==> flow/design.v <==
`timescale 1ns/1ps
module fifofall #(
  parameter C_WIDTH = 28,
  parameter C_MAX_DEPTH_BITS = 2,
  parameter C_NEARLY_FULL = 2 ** C_MAX_DEPTH_BITS - 1
  )(
  input                          [C_WIDTH-1:0]  din,      
  input                                         wr_en,    
  input                                         rd_en,    
  output                         [C_WIDTH-1:0]  dout,     
  output                                        full,
  output                                        nearly_full,
  output                                        empty,
  input                                         rst,
  input                                         clk
  );
  localparam L_MAX_DEPTH = 2 ** C_MAX_DEPTH_BITS;
  localparam L_SEL_DIN   = 0;
  localparam L_SEL_QUEUE = 1;
  localparam L_SEL_KEEP  = 2;
  reg                            [C_WIDTH-1:0]  queue  [L_MAX_DEPTH - 1 : 0];
  reg               [C_MAX_DEPTH_BITS - 1 : 0]  rd_ptr;
  wire              [C_MAX_DEPTH_BITS - 1 : 0]  rd_ptr_plus1 = rd_ptr + 1;
  reg               [C_MAX_DEPTH_BITS - 1 : 0]  wr_ptr;
  reg                   [C_MAX_DEPTH_BITS : 0]  depth;
  reg                            [C_WIDTH-1:0]  queue_rd;
  reg                            [C_WIDTH-1:0]  din_d1;
  reg                            [C_WIDTH-1:0]  dout_d1;
  reg                                    [1:0]  dout_sel;
  wire rd_en1;
  assign rd_en1 = ( empty == 1 ) ? 0 : rd_en;
  always @(posedge clk) begin
    if (wr_en)
      queue[wr_ptr] <= din;
    queue_rd <= queue[rd_ptr_plus1];
    din_d1 <= din;
    dout_d1 <= dout;
    if (rd_en1 && wr_en && (rd_ptr_plus1==wr_ptr)) begin
      dout_sel <= L_SEL_DIN;
    end else if(rd_en1) begin
      dout_sel <= L_SEL_QUEUE;
    end else if(wr_en && (rd_ptr==wr_ptr)) begin
      dout_sel <= L_SEL_DIN;
    end else begin
      dout_sel <= L_SEL_KEEP;
    end
  end
  always @(posedge clk) begin
    if (rst) begin
      rd_ptr <= 'h0;
      wr_ptr <= 'h0;
      depth <= 'h0;
    end else begin
      if (wr_en) wr_ptr <= wr_ptr + 'h1;
      if (rd_en1) rd_ptr <= rd_ptr_plus1;
      if (wr_en & ~rd_en1) depth <=
                                    depth + 'h1;
      if (~wr_en & rd_en1) depth <=
                                    depth - 'h1;
    end
  end
  assign dout = (dout_sel == L_SEL_QUEUE) ? queue_rd : ((dout_sel == L_SEL_DIN) ? din_d1 : dout_d1);
  assign full = depth == L_MAX_DEPTH;
  assign nearly_full = depth >= C_NEARLY_FULL;
  assign empty = depth == 'h0;
  always @(posedge clk) begin
    if (wr_en && depth == L_MAX_DEPTH && !rd_en1)
      $display($time, " ERROR: Attempt to write to full FIFO: %m");
    if (rd_en1 && depth == 'h0)
      $display($time, " ERROR: Attempt to read an empty FIFO: %m");
  end
endmodule  
# Step by step through the tools: fifofall
# The steps from the RTL of fifofall to its reports follow in flow order.
# Lines are those of the file above, counted from 1.
# Operators: Yosys type, input widths -> output width; for muxes data width and select width s.
design:
  design: "fifofall"
  clk_port: "clk"
  cell_library: "sky130hd"
  pvt_corner: "tt_025C_1v80"

# Word-level counts
# Counts by Yosys on the flattened word-level netlist (proc, flatten, opt, wreduce; memories kept). Print and check cells are left out. Cells with the same type and inputs are merged into one.
# Yosys's memory passes give these memory sizes; they may raise the number of words (mostly to a power of two), join words into wider ones and drop unused or constant bits.
word_totals:
  ramBits: 112
  in_bits: 32
  output_inout_bits: 31
  regBits: 65
  mem_count: 1
  wordCells: 44
  mem_bits_ro: 0
  clocked_rd_ports_x_width: 28
  latchBits: 0
memory_table:
  columns: ["name", "words", "word_bits", "read_ports", "write_ports", "line", "source"]
  rows:
  - ["queue", 4, 28, 1, 1, 21, "reg                            [C_WIDTH-1:0]  queue  [L_MAX_DEPTH - 1 : 0];"]
op_classes:
  cmp: 1
  n_mul: 0
  equal: 4
  n_shift: 0
  muxes: 12
  n_logic: 4
  n_reduce_logical: 11
  n_addsub: 4
  div: 0
op_table:
  columns: ["cell", "n"]
  rows:
  - ["$mux 28", 3]
  - ["$logic_and 1x1->1", 6]
  - ["$mux 3", 2]
  - ["$mux 1", 5]
  - ["$add 2x1->2 const B", 2]
  - ["$eq 2x2->1", 2]
  - ["$mux 2", 2]
  - ["$add 3x1->3 const B", 1]
  - ["$sub 3x1->3 const B", 1]
  - ["$ge 3x2->1 const B", 1]
  - ["$eq 3x3->1 const B", 1]
  - ["$logic_not 3->1", 1]
  - ["$and 1x1->1", 2]
  - ["$not 1->1", 2]
  - ["$eq 2x1->1 const B", 1]
  - ["$logic_not 2->1", 1]
  - ["$reduce_bool 2->1", 1]
  - ["$reduce_or 2->1", 1]
  - ["$logic_not 1->1", 1]

# Longest topological paths
# Depth = most cells in a row (Yosys ltp): at word level without a register or memory, in the mapped netlist without a sequential cell, where the memories' decode and read muxes count.
depth:
  ltp_word: 6
  ABC_AREA: 0
  depth_mapped: 8

# Synthesis result
# Source: synth_stat.txt of the flow (Yosys; design flattened, memories mapped). It holds for the ABC_AREA given above (unset counts as 0); a run with the other value may have another netlist.
synth_totals:
  n_buf: 17
  yosys_area_um2: 6865.3
  seq_area_um2: 5225.0
  ff_cells: 205
  stdcells: 382
by_type:
  columns: ["cell_type", "n", "area_total_um2"]
  rows:
  - ["sky130_fd_sc_hd__edfxtp_1", 112, 3.36E+03]
  - ["sky130_fd_sc_hd__dfxtp_1", 93, 1.86E+03]
  - ["sky130_fd_sc_hd__mux4_2", 24, 540.518]
  - ["sky130_fd_sc_hd__mux2i_1", 29, 290.278]
  - ["sky130_fd_sc_hd__o21ai_0", 29, 145.139]
  - ["sky130_fd_sc_hd__nand2_1", 29, 108.854]
  - ["sky130_fd_sc_hd__mux4_1", 4, 105.101]
  - ["sky130_fd_sc_hd__ha_1", 6, 75.072]
  - ["sky130_fd_sc_hd__buf_6", 4, 45.043]
  - ["sky130_fd_sc_hd__buf_4", 5, 37.536]
  - ["sky130_fd_sc_hd__xor2_1", 4, 35.034]
  - ["sky130_fd_sc_hd__inv_1", 7, 26.275]
  - ["sky130_fd_sc_hd__nor2_1", 7, 26.275]
  - ["sky130_fd_sc_hd__and2_1", 4, 25.024]
  - ["sky130_fd_sc_hd__clkbuf_1", 6, 22.522]
  - ["sky130_fd_sc_hd__fa_1", 1, 20.019]
  - ["sky130_fd_sc_hd__xnor2_1", 2, 17.517]
  - ["sky130_fd_sc_hd__xnor2_2", 1, 16.266]
# Not listed: further types 11, cells in them 15.

# Record of 2 stored runs of the RTL-to-layout flow on fifofall, platform sky130hd. The runs are unordered. Constraints: input delay and output delay 20% of the set period each, output load 0.01 pF.
# "timing.worst_path_ps": the worst setup path's part of the clock period (all of it between registers, 20% less for each end at a port) less its slack. A launch clock that arrives late makes it longer, a capture clock that arrives late makes it shorter.
# "design_power_mw" is the tool's figure for a default switching activity; nothing was simulated.
# "timing.worst_path_ps" is given in steps of 10 ps.
runs:
  - name: "flow run 1"
    settings:
      period_ns: 3.89
      CORE_UTILIZATION: 26
      PLACE_DENSITY_LB_ADDON: 0.25
      CORE_MARGIN: 2
      CELL_PAD_IN_SITES_GLOBAL_PLACEMENT: 2
      TNS_END_PERCENT: 60
      ABC_AREA: 0
      GPL_ROUTABILITY_DRIVEN: 0
      MIN_ROUTING_LAYER: "met2"
      MAX_ROUTING_LAYER: "met5"
      CAP_MARGIN: 20
      SLEW_MARGIN: 20
    results:
      yosys.chip_area_um2: 6865.3
      timing.worst_path_ps: 2400
      worst_setup_path_type: "reg2out"
      design_power_mw: 6.433
      setup_ws_ps: 717
      ws_hold_ps: 471
      stdcell_area_um2: 8659.6
      total_die_area_um2: 27720.6
  - name: "flow run 2"
    settings:
      period_ns: 1.55
      CAP_MARGIN: 20
      CORE_MARGIN: 2
      CORE_UTILIZATION: 40
      SLEW_MARGIN: 20
    results:
      yosys.chip_area_um2: 6865.3
      timing.worst_path_ps: 1550
      worst_setup_path_type: "reg2out"
      design_power_mw: 16.744
      setup_ws_ps: -306
      ws_hold_ps: 275
      stdcell_area_um2: 9021.1
      total_die_area_um2: 18227.7
